==> flow/design.v <==
`timescale			    1ns/1ns
`default_nettype        none
module EF_PWM32(
    input wire          clk,
    input wire          rst_n,
    output wire         pwmA,
    output wire         pwmB,
    input wire [31:0]   cmpA,
    input wire [31:0]   cmpB,
    input wire [31:0]   top,
    input wire [ 3:0]   clkdiv,
    input wire          cntr_mode,
    input wire          enA,
    input wire          enB,
    input wire          invA,
    input wire          invB,
    input wire          en,
    input wire [1:0]    pwmA_e0a,
    input wire [1:0]    pwmA_e1a,
    input wire [1:0]    pwmA_e2a,
    input wire [1:0]    pwmA_e3a,
    input wire [1:0]    pwmA_e4a,
    input wire [1:0]    pwmA_e5a,
    input wire [1:0]    pwmB_e0a,
    input wire [1:0]    pwmB_e1a,
    input wire [1:0]    pwmB_e2a,
    input wire [1:0]    pwmB_e3a,
    input wire [1:0]    pwmB_e4a,
    input wire [1:0]    pwmB_e5a
);
    reg [ 3:0] clkdiv_ctr;
    always @(posedge clk or negedge rst_n)
        if(!rst_n)
            clkdiv_ctr <= 4'b0;
        else 
            if(en)
                clkdiv_ctr <= clkdiv_ctr + 4'b1;
    wire clkdiv2 = clkdiv[0];
    wire clkdiv4 = clkdiv[1] & (clkdiv_ctr[0] == 1'b1);
    wire clkdiv8 = clkdiv[2] & (clkdiv_ctr[1:0] == 2'b11);
    wire clkdiv16 = clkdiv[3] & (clkdiv_ctr[2:0] == 3'b111);
    reg clken;
    always @(posedge clk or negedge rst_n)
        if(!rst_n)
            clken <= 1'b0;
        else
            if(clken) 
                clken <= 1'b0;
            else 
                if(clkdiv2 | clkdiv4 | clkdiv8 | clkdiv16)
                    clken <= 1'b1;
    reg [31:0] cntr;
    reg dir;
    wire cmp_top    = (cntr == top);
    wire cmp_zero   = (cntr == 32'd0);
    wire cmp_a      = (cntr == cmpA);
    wire cmp_b      = (cntr == cmpB);
    wire cmp_au     = cmp_a & ~dir;
    wire cmp_ad     = cmp_a & dir;
    wire cmp_bu     = cmp_b & ~dir;
    wire cmp_bd     = cmp_b & dir;
    always @(posedge clk or negedge rst_n)
        if(!rst_n) dir <= 1'b0;
        else if(cmp_zero) dir <= 1'b0;
        else if(cmp_top) dir <= 1'b1;
    always @(posedge clk or negedge rst_n)
        if(!rst_n) cntr <= 32'b0;
        else 
            if (clken) 
                if(cntr_mode) cntr <= dir ? cntr - 32'b1 : cntr + 32'b1;
                else 
                    if(cmp_top) cntr <= 32'd0; 
                    else cntr <= cntr + 32'b1;
    reg pwm_a, pwm_b;
    always @(posedge clk or negedge rst_n)
        if(!rst_n) 
            pwm_a <= 1'b0;
        else if(clken & enA) begin
            if(cmp_zero)
                case (pwmA_e0a)
                    2'b01: pwm_a <= 1'b1;
                    2'b10: pwm_a <= 1'b0;
                    2'b11: pwm_a <= ~pwm_a; 
                endcase
            else if(cmp_au)
                case (pwmA_e1a)
                    2'b01: pwm_a <= 1'b1;
                    2'b10: pwm_a <= 1'b0;
                    2'b11: pwm_a <= ~pwm_a; 
                endcase
            else if(cmp_bu)
                case (pwmA_e2a)
                    2'b01: pwm_a <= 1'b1;
                    2'b10: pwm_a <= 1'b0;
                    2'b11: pwm_a <= ~pwm_a; 
                endcase
            else if(cmp_top)
                case (pwmA_e3a)
                    2'b01: pwm_a <= 1'b1;
                    2'b10: pwm_a <= 1'b0;
                    2'b11: pwm_a <= ~pwm_a; 
                endcase
            else if(cmp_bd)
                case (pwmA_e4a)
                    2'b01: pwm_a <= 1'b1;
                    2'b10: pwm_a <= 1'b0;
                    2'b11: pwm_a <= ~pwm_a; 
                endcase
            else if(cmp_ad)
                case (pwmA_e5a)
                    2'b01: pwm_a <= 1'b1;
                    2'b10: pwm_a <= 1'b0;
                    2'b11: pwm_a <= ~pwm_a; 
                endcase
        end
    always @(posedge clk or negedge rst_n)
        if(!rst_n) pwm_b <= 1'b0;
        else if(clken & enB) begin
            if(cmp_zero)
                case (pwmB_e0a)
                    2'b01: pwm_b <= 1'b1;
                    2'b10: pwm_b <= 1'b0;
                    2'b11: pwm_b <= ~pwm_a; 
                endcase
            else if(cmp_au)
                case (pwmB_e1a)
                    2'b01: pwm_b <= 1'b1;
                    2'b10: pwm_b <= 1'b0;
                    2'b11: pwm_b <= ~pwm_a; 
                endcase
            else if(cmp_bu)
                case (pwmB_e2a)
                    2'b01: pwm_b <= 1'b1;
                    2'b10: pwm_b <= 1'b0;
                    2'b11: pwm_b <= ~pwm_a; 
                endcase
            else if(cmp_top)
                case (pwmB_e3a)
                    2'b01: pwm_b <= 1'b1;
                    2'b10: pwm_b <= 1'b0;
                    2'b11: pwm_b <= ~pwm_a; 
                endcase
            else if(cmp_bd)
                case (pwmB_e4a)
                    2'b01: pwm_b <= 1'b1;
                    2'b10: pwm_b <= 1'b0;
                    2'b11: pwm_b <= ~pwm_a; 
                endcase
            else if(cmp_ad)
                case (pwmB_e5a)
                    2'b01: pwm_b <= 1'b1;
                    2'b10: pwm_b <= 1'b0;
                    2'b11: pwm_b <= ~pwm_a; 
                endcase
        end
        assign pwmA = invA ? ~pwm_a : pwm_a;
        assign pwmB = invB ? ~pwm_b : pwm_b;
endmodule
`timescale			1ns/1ns
`default_nettype	none
module EF_PWM32_apb (
	output	wire 		pwmA,
	output	wire 		pwmB,
	input	wire 		PCLK,
	input	wire 		PRESETn,
	input	wire [31:0]	PADDR,
	input	wire 		PWRITE,
	input	wire 		PSEL,
	input	wire 		PENABLE,
	input	wire [31:0]	PWDATA,
	output	wire [31:0]	PRDATA,
	output	wire 		PREADY
);
	localparam[15:0] CMPA_REG_ADDR = 16'h0000;
	localparam[15:0] CMPB_REG_ADDR = 16'h0004;
	localparam[15:0] TOP_REG_ADDR = 16'h0008;
	localparam[15:0] CLKDIV_REG_ADDR = 16'h000c;
	localparam[15:0] CONTROL_REG_ADDR = 16'h0010;
	localparam[15:0] GENA_REG_ADDR = 16'h0014;
	localparam[15:0] GENB_REG_ADDR = 16'h0018;
	reg	[31:0]	CMPA_REG;
	reg	[31:0]	CMPB_REG;
	reg	[31:0]	TOP_REG;
	reg	[3:0]	CLKDIV_REG;
	reg	[5:0]	CONTROL_REG;
	reg	[11:0]	GENA_REG;
	reg	[11:0]	GENB_REG;
	wire[31:0]	cmpA	= CMPA_REG[31:0];
	wire[31:0]	cmpB	= CMPB_REG[31:0];
	wire[31:0]	top	= TOP_REG[31:0];
	wire[3:0]	clkdiv	= CLKDIV_REG[3:0];
	wire		en	= CONTROL_REG[0:0];
	wire		enA	= CONTROL_REG[1:1];
	wire		enB	= CONTROL_REG[2:2];
	wire		invA	= CONTROL_REG[3:3];
	wire		invB	= CONTROL_REG[4:4];
	wire		cntr_mode	= CONTROL_REG[5:5];
	wire[1:0]	pwmA_e0a	= GENA_REG[1:0];
	wire[1:0]	pwmA_e1a	= GENA_REG[3:2];
	wire[1:0]	pwmA_e2a	= GENA_REG[5:4];
	wire[1:0]	pwmA_e3a	= GENA_REG[7:6];
	wire[1:0]	pwmA_e4a	= GENA_REG[9:8];
	wire[1:0]	pwmA_e5a	= GENA_REG[11:10];
	wire[1:0]	pwmB_e0a	= GENB_REG[1:0];
	wire[1:0]	pwmB_e1a	= GENB_REG[3:2];
	wire[1:0]	pwmB_e2a	= GENB_REG[5:4];
	wire[1:0]	pwmB_e3a	= GENB_REG[7:6];
	wire[1:0]	pwmB_e4a	= GENB_REG[9:8];
	wire[1:0]	pwmB_e5a	= GENB_REG[11:10];
	wire		apb_valid	= PSEL & PENABLE;
	wire		apb_we	= PWRITE & apb_valid;
	wire		apb_re	= ~PWRITE & apb_valid;
	wire		_clk_	= PCLK;
	wire		_rst_	= ~PRESETn;
	EF_PWM32 inst_to_wrap (
		.clk(_clk_),
		.rst_n(~_rst_),
		.pwmA(pwmA),
		.pwmB(pwmB),
		.cmpA(cmpA),
		.cmpB(cmpB),
		.top(top),
		.clkdiv(clkdiv),
		.cntr_mode(cntr_mode),
		.enA(enA),
		.enB(enB),
		.en(en),
		.invA(invA),
		.invB(invB),
		.pwmA_e0a(pwmA_e0a),
		.pwmA_e1a(pwmA_e1a),
		.pwmA_e2a(pwmA_e2a),
		.pwmA_e3a(pwmA_e3a),
		.pwmA_e4a(pwmA_e4a),
		.pwmA_e5a(pwmA_e5a),
		.pwmB_e0a(pwmB_e0a),
		.pwmB_e1a(pwmB_e1a),
		.pwmB_e2a(pwmB_e2a),
		.pwmB_e3a(pwmB_e3a),
		.pwmB_e4a(pwmB_e4a),
		.pwmB_e5a(pwmB_e5a)
	);
	always @(posedge PCLK or negedge PRESETn) if(~PRESETn) CMPA_REG <= 0; else if(apb_we & (PADDR[15:0]==CMPA_REG_ADDR)) CMPA_REG <= PWDATA[32-1:0];
	always @(posedge PCLK or negedge PRESETn) if(~PRESETn) CMPB_REG <= 0; else if(apb_we & (PADDR[15:0]==CMPB_REG_ADDR)) CMPB_REG <= PWDATA[32-1:0];
	always @(posedge PCLK or negedge PRESETn) if(~PRESETn) TOP_REG <= 0; else if(apb_we & (PADDR[15:0]==TOP_REG_ADDR)) TOP_REG <= PWDATA[32-1:0];
	always @(posedge PCLK or negedge PRESETn) if(~PRESETn) CLKDIV_REG <= 0; else if(apb_we & (PADDR[15:0]==CLKDIV_REG_ADDR)) CLKDIV_REG <= PWDATA[4-1:0];
	always @(posedge PCLK or negedge PRESETn) if(~PRESETn) CONTROL_REG <= 0; else if(apb_we & (PADDR[15:0]==CONTROL_REG_ADDR)) CONTROL_REG <= PWDATA[6-1:0];
	always @(posedge PCLK or negedge PRESETn) if(~PRESETn) GENA_REG <= 0; else if(apb_we & (PADDR[15:0]==GENA_REG_ADDR)) GENA_REG <= PWDATA[12-1:0];
	always @(posedge PCLK or negedge PRESETn) if(~PRESETn) GENB_REG <= 0; else if(apb_we & (PADDR[15:0]==GENB_REG_ADDR)) GENB_REG <= PWDATA[12-1:0];
	assign	PRDATA = 
			(PADDR[15:0] == CMPA_REG_ADDR) ? CMPA_REG :
			(PADDR[15:0] == CMPB_REG_ADDR) ? CMPB_REG :
			(PADDR[15:0] == TOP_REG_ADDR) ? TOP_REG :
			(PADDR[15:0] == CLKDIV_REG_ADDR) ? CLKDIV_REG :
			(PADDR[15:0] == CONTROL_REG_ADDR) ? CONTROL_REG :
			(PADDR[15:0] == GENA_REG_ADDR) ? GENA_REG :
			(PADDR[15:0] == GENB_REG_ADDR) ? GENB_REG :
			32'hDEADBEEF;
	assign PREADY = 1'b1;
endmodule
## Tool chain data of EF_PWM32_apb

What the tools print for EF_PWM32_apb, step after step.
Line numbers count from 1 in the design file above.
Operators carry their Yosys type and port widths (W data, S select, Z words).
Library cell names are shortened.
The mark - stands for no value.

- Top module: EF_PWM32_apb
- Clock: PCLK
- Cell library: sky130hd
- Library corner: tt_025C_1v80

## Word level

Counts by Yosys on the flattened word-level netlist (proc, flatten, opt, wreduce; memories kept). Register bits leave out memories and registers merged into their read ports (data or address). Print and check cells are left out. Cells with the same type and inputs are merged into one.

- Register bits after elaboration: 170
- Input port bits: 69
- Output and inout port bits: 35
- Elaborated cells: 145

- $add $sub $neg: 3
- Eq/ne operators: 57
- Multiplexer cells: 40
- Bitwise operators: 24
- Reduce/logical cells: 8

Operators by type and width:

| cell | count |
|---|---|
| $mux W32 | 10 |
| $eq A32 B32 Y1 | 3 |
| $eq A2 B2 Y1 const B | 25 |
| $eq A16 B5 Y1 const B | 3 |
| $pmux W1 S3 | 12 |
| $eq A16 B4 Y1 const B | 2 |
| $add A32 B1 Y32 const B | 1 |
| $sub A32 B1 Y32 const B | 1 |
| $logic_not A32 Y1 | 1 |
| $eq A2 B1 Y1 const B | 12 |
| $and A1 B1 Y1 | 18 |
| $mux W1 | 18 |
| $eq A16 B3 Y1 const B | 1 |
| $logic_not A16 Y1 | 1 |
| $ne A8 B4 Y1 const B | 2 |
| $reduce_and A8 Y1 | 2 |
| $reduce_bool A8 Y1 | 2 |
| $ne A7 B7 Y1 const B | 2 |
| $ne A6 B4 Y1 const B | 2 |
| $ne A5 B4 Y1 const B | 2 |
| $ne A4 B4 Y1 const B | 2 |
| $reduce_bool A6 Y1 | 1 |
| $add A4 B1 Y4 const B | 1 |
| $or A1 B1 Y1 | 3 |
| $not A1 Y1 | 3 |
| $eq A3 B3 Y1 const B | 1 |
| $reduce_bool A2 Y1 | 1 |

## Depth

Depth = most cells in a row (Yosys ltp): at word level without a register or memory, in the mapped netlist without a sequential cell, where the memories' decode and read muxes count.

- Word-level depth: 8
- ABC_AREA: 0
- Mapped depth: 11
- Gate-level depth less buffers: 9

## Netlist

The flow's flattened synthesis, as Yosys stat reports it; memories are mapped. The netlist is that of the ABC_AREA named above (0 if unset); the other value can give another one.
Totals and module areas in this step are rounded.

- Cell count: 1068
- Cell area after synthesis: 10440 µm²
- Sequential part of the area: 4229 µm²
- Flip-flop cells: 169
- Buffers: 79

Cells by type:

| cell type | count | total area (µm²) |
|---|---|---|
| dfrtp_1 | 169 | 4.23E+03 |
| mux2_2 | 94 | 1.06E+03 |
| xor2_1 | 100 | 875.84 |
| mux2_1 | 32 | 360.346 |
| nand2_1 | 94 | 352.838 |
| ha_1 | 28 | 350.336 |
| o21ai_0 | 60 | 300.288 |
| o31ai_1 | 32 | 240.23 |
| nor4_1 | 37 | 231.472 |
| clkbuf_1 | 56 | 210.202 |
| nor2_1 | 55 | 206.448 |
| mux2i_1 | 16 | 160.154 |
| a21oi_1 | 30 | 150.144 |
| nor3_1 | 25 | 125.12 |
| o22ai_1 | 18 | 112.608 |
| nand3_1 | 21 | 105.101 |
| inv_1 | 26 | 97.594 |
| a21bo_2 | 9 | 90.086 |

Other cell types: 47; their cells: 166.
By module: a second synthesis without flattening, with its own total; a netlist apart from the flattened one above.

- Cell total of the unflattened synthesis: 1103
- Area total of the unflattened synthesis: 10930 µm²

Rows give one instance, submodules left out.

By module:

| module | times used | cells | area (µm²) | seq. area (µm²) |
|---|---|---|---|---|
| EF_PWM32_apb | 1 | 515 | 6322 | 3253 |
| EF_PWM32 | 1 | 588 | 4612 | 975.9 |

## Timing after synthesis

Source: OpenSTA report_checks on the synthesized netlist (no wires, ideal clock, input and output delay 20% of the period each), path of least setup slack; recovery checks are left aside. Register names are those of the netlist, which keeps one name where synthesis merged equal registers.

- Path type: input to output
- From: in PADDR[10]
- To: out PRDATA[9]
- Period: 3.26 ns
- External input delay: 0.652 ns
- External output delay: 0.652 ns
- Launch time at the first pin: 0.652 ns
- Data arrival time: 2.610 ns
- Required time: 2.608 ns
- Setup slack: -0.002 ns
- Delay of the path: 1.958 ns
- Stages on the path: 11
- Buffers on the path: 3
- Period reached after synthesis: 3.262 ns

"delay of the path" is the arrival time less input delay plus setup time.
At an output port there is no setup time.
"stages on the path" counts driving pins, that of a launching flip-flop among them; a cell with two outputs on the path counts twice.
"period reached after synthesis" is the clock period less the worst setup slack; recovery checks do not enter. This is arithmetic on one report: input and output delays are still those of the set period (20% each).
Between the ends stands the longest chain of elaborated cells between them, by number of cells; it is not shown to be the way that was timed. Of several equally long chains one is given.
Each line given opens the expression or statement behind the cell; cells for indexed reads and writes are added by Yosys, which also makes memories of some case tables.

- Path through: nor4_1 and3_1 clkbuf_1 nor2b_1 and3_1 clkbuf_1 clkbuf_1 nand2_1 o21ai_0 o21ai_1 o21ai_0
- Length of the longest elaborated chain: 8
- Elaborated cells on any way between the ends: 14
- Classes of those cells: eq/ne (6); mux (7); reduce/logical (1)

Ends and longest elaborated chain, post-synthesis:

| what | RTL line | text |
|---|---|---|
| start: declaration | 166 | `input wire [31:0] PADDR,` |
| $eq A16 B5 Y1 | 257 | `(PADDR[15:0] == GENB_REG_ADDR) ? GENB_REG :` |
| $mux W32 | 257 |  |
| $mux W32 | 256 | `(PADDR[15:0] == GENA_REG_ADDR) ? GENA_REG :` |
| $mux W32 | 255 | `(PADDR[15:0] == CONTROL_REG_ADDR) ? CONTROL_REG :` |
| $mux W32 | 254 | `(PADDR[15:0] == CLKDIV_REG_ADDR) ? CLKDIV_REG :` |
| $mux W32 | 253 | `(PADDR[15:0] == TOP_REG_ADDR) ? TOP_REG :` |
| $mux W32 | 252 | `(PADDR[15:0] == CMPB_REG_ADDR) ? CMPB_REG :` |
| $mux W32 | 251 | `(PADDR[15:0] == CMPA_REG_ADDR) ? CMPA_REG :` |
| end: declaration | 171 | `output wire [31:0] PRDATA,` |

## Path in the finished layout

Path of least setup slack in the final report of record 2 (OpenROAD, finished layout, wires in). Where an end is a register, its clock arrival counts in the times.

- Path type: input to output
- From: in PADDR[13]
- To: out PRDATA[31]
- Period: 3.27 ns
- External input delay: 0.65 ns
- External output delay: 0.65 ns
- Launch time at the first pin: 0.65 ns
- Data arrival time: 2.47 ns
- Required time: 2.62 ns
- Setup slack: 0.15 ns
- Stages on the path: 10
- Buffers on the path: 3

Between the ends stands the longest chain of elaborated cells between them, by number of cells; it is not shown to be the way that was timed. Of several equally long chains one is given.

- Path through: buf_2 nor4_2 and3_4 nor2b_4 inv_4 buf_4 or2_4 nor2_1 o31ai_4 buf_2
- Length of the longest elaborated chain: 8
- Elaborated cells on any way between the ends: 14
- Classes of those cells: eq/ne (6); mux (7); reduce/logical (1)

Ends and longest elaborated chain, after layout:

| what | RTL line | text |
|---|---|---|
| start: declaration | 166 | `input wire [31:0] PADDR,` |
| $eq A16 B5 Y1 | 257 | `(PADDR[15:0] == GENB_REG_ADDR) ? GENB_REG :` |
| $mux W32 | 257 |  |
| $mux W32 | 256 | `(PADDR[15:0] == GENA_REG_ADDR) ? GENA_REG :` |
| $mux W32 | 255 | `(PADDR[15:0] == CONTROL_REG_ADDR) ? CONTROL_REG :` |
| $mux W32 | 254 | `(PADDR[15:0] == CLKDIV_REG_ADDR) ? CLKDIV_REG :` |
| $mux W32 | 253 | `(PADDR[15:0] == TOP_REG_ADDR) ? TOP_REG :` |
| $mux W32 | 252 | `(PADDR[15:0] == CMPB_REG_ADDR) ? CMPB_REG :` |
| $mux W32 | 251 | `(PADDR[15:0] == CMPA_REG_ADDR) ? CMPA_REG :` |
| end: declaration | 171 | `output wire [31:0] PRDATA,` |

Hand-over note for EF_PWM32_apb

Measured results for EF_PWM32_apb: 2 stored runs of the Yosys and OpenROAD flow on sky130hd. The settings differ; the order carries no meaning. The constraints put input and output delay at 20% of the set period each and load the outputs with 0.01 pF.
By "period achieved" is meant the clock period of the run minus its worst setup slack. This is arithmetic on one report: input and output delays are still those of the set period (20% each).
"time of the worst setup path" is the time allowed to the run's worst setup path (the clock period less input and output delay, where it has them) less its slack. Clock arrival times count: a late capture clock shortens it, a late launch clock lengthens it.
"total power after layout" is the tool's figure for a default switching activity; nothing was simulated.
The measured numbers are rounded.

### Record 1

==> flow/run.sh <==
#!/bin/bash
# the make line also repeats the synthesis and layout settings of config.mk as NAME=value (left out here)
make -C /OpenROAD-flow-scripts/flow DESIGN_CONFIG=/design/flow/config.mk WORK_HOME=/design/flow/orfs CLKGATE_MAP_FILE= finish
==> flow/config.mk <==
export PLATFORM = sky130hd
export DESIGN_NAME = EF_PWM32_apb
export DESIGN_NICKNAME = EF_PWM32_apb
export VERILOG_FILES = /design/flow/design.v
export SDC_FILE = /design/flow/constraint.sdc
export NUM_CORES = 4
export LEC_CHECK = 0
export ABC_AREA = 0
export CAP_MARGIN = 20
export CORE_ASPECT_RATIO = 1.68
export CORE_MARGIN = 2
export CORE_UTILIZATION = 58
export CTS_CLUSTER_DIAMETER = 195
export GPL_TIMING_DRIVEN = 1
export HOLD_SLACK_MARGIN = -0.06
export MIN_ROUTING_LAYER = met2
export PLACE_DENSITY = 0.87
export SETUP_SLACK_MARGIN = 0.87
export SLEW_MARGIN = 40
export TNS_END_PERCENT = 65
==> flow/constraint.sdc <==
create_clock -name core_clock -period 3.54 [get_ports {PCLK}]
set_input_delay 0.7080 -clock core_clock [delete_from_list [all_inputs] [get_ports {PCLK}]]
set_output_delay 0.7080 -clock core_clock [all_outputs]
set_load 0.01 [all_outputs]

Outcome of record 1: did not finish, routing stopped with GRT-0232

### Record 2

==> flow/run.sh <==
#!/bin/bash
# the make line also repeats the synthesis and layout settings of config.mk as NAME=value (left out here)
make -C /OpenROAD-flow-scripts/flow DESIGN_CONFIG=/design/flow/config.mk WORK_HOME=/design/flow/orfs CLKGATE_MAP_FILE= finish
==> flow/config.mk <==
export PLATFORM = sky130hd
export DESIGN_NAME = EF_PWM32_apb
export DESIGN_NICKNAME = EF_PWM32_apb
export VERILOG_FILES = /design/flow/design.v
export SDC_FILE = /design/flow/constraint.sdc
export NUM_CORES = 4
export LEC_CHECK = 0
export CAP_MARGIN = 20
export CORE_MARGIN = 8
export CORE_UTILIZATION = 48
export PLACE_DENSITY = 0.73
export SETUP_SLACK_MARGIN = 0.6
export SLEW_MARGIN = 20
==> flow/constraint.sdc <==
create_clock -name core_clock -period 3.27 [get_ports {PCLK}]
set_input_delay 0.6540 -clock core_clock [delete_from_list [all_inputs] [get_ports {PCLK}]]
set_output_delay 0.6540 -clock core_clock [all_outputs]
set_load 0.01 [all_outputs]

Results of record 2:
- Cell area after synthesis: 10440 µm²
- Standard-cell area after routing: 13720 µm²
- Worst hold slack in the final report: 0.510 ns
- Die outline area: 26710 µm²
- Time of the worst setup path: 1.82 ns
- Critical path type: input to output
- Worst setup slack after layout: 0.146 ns
- Utilization of the finished layout: 63.6 %
- Sum of negative setup slack: 0.000 ns
- Period achieved: 3.124 ns
- Total power after layout: 0.004387 W

End of note.
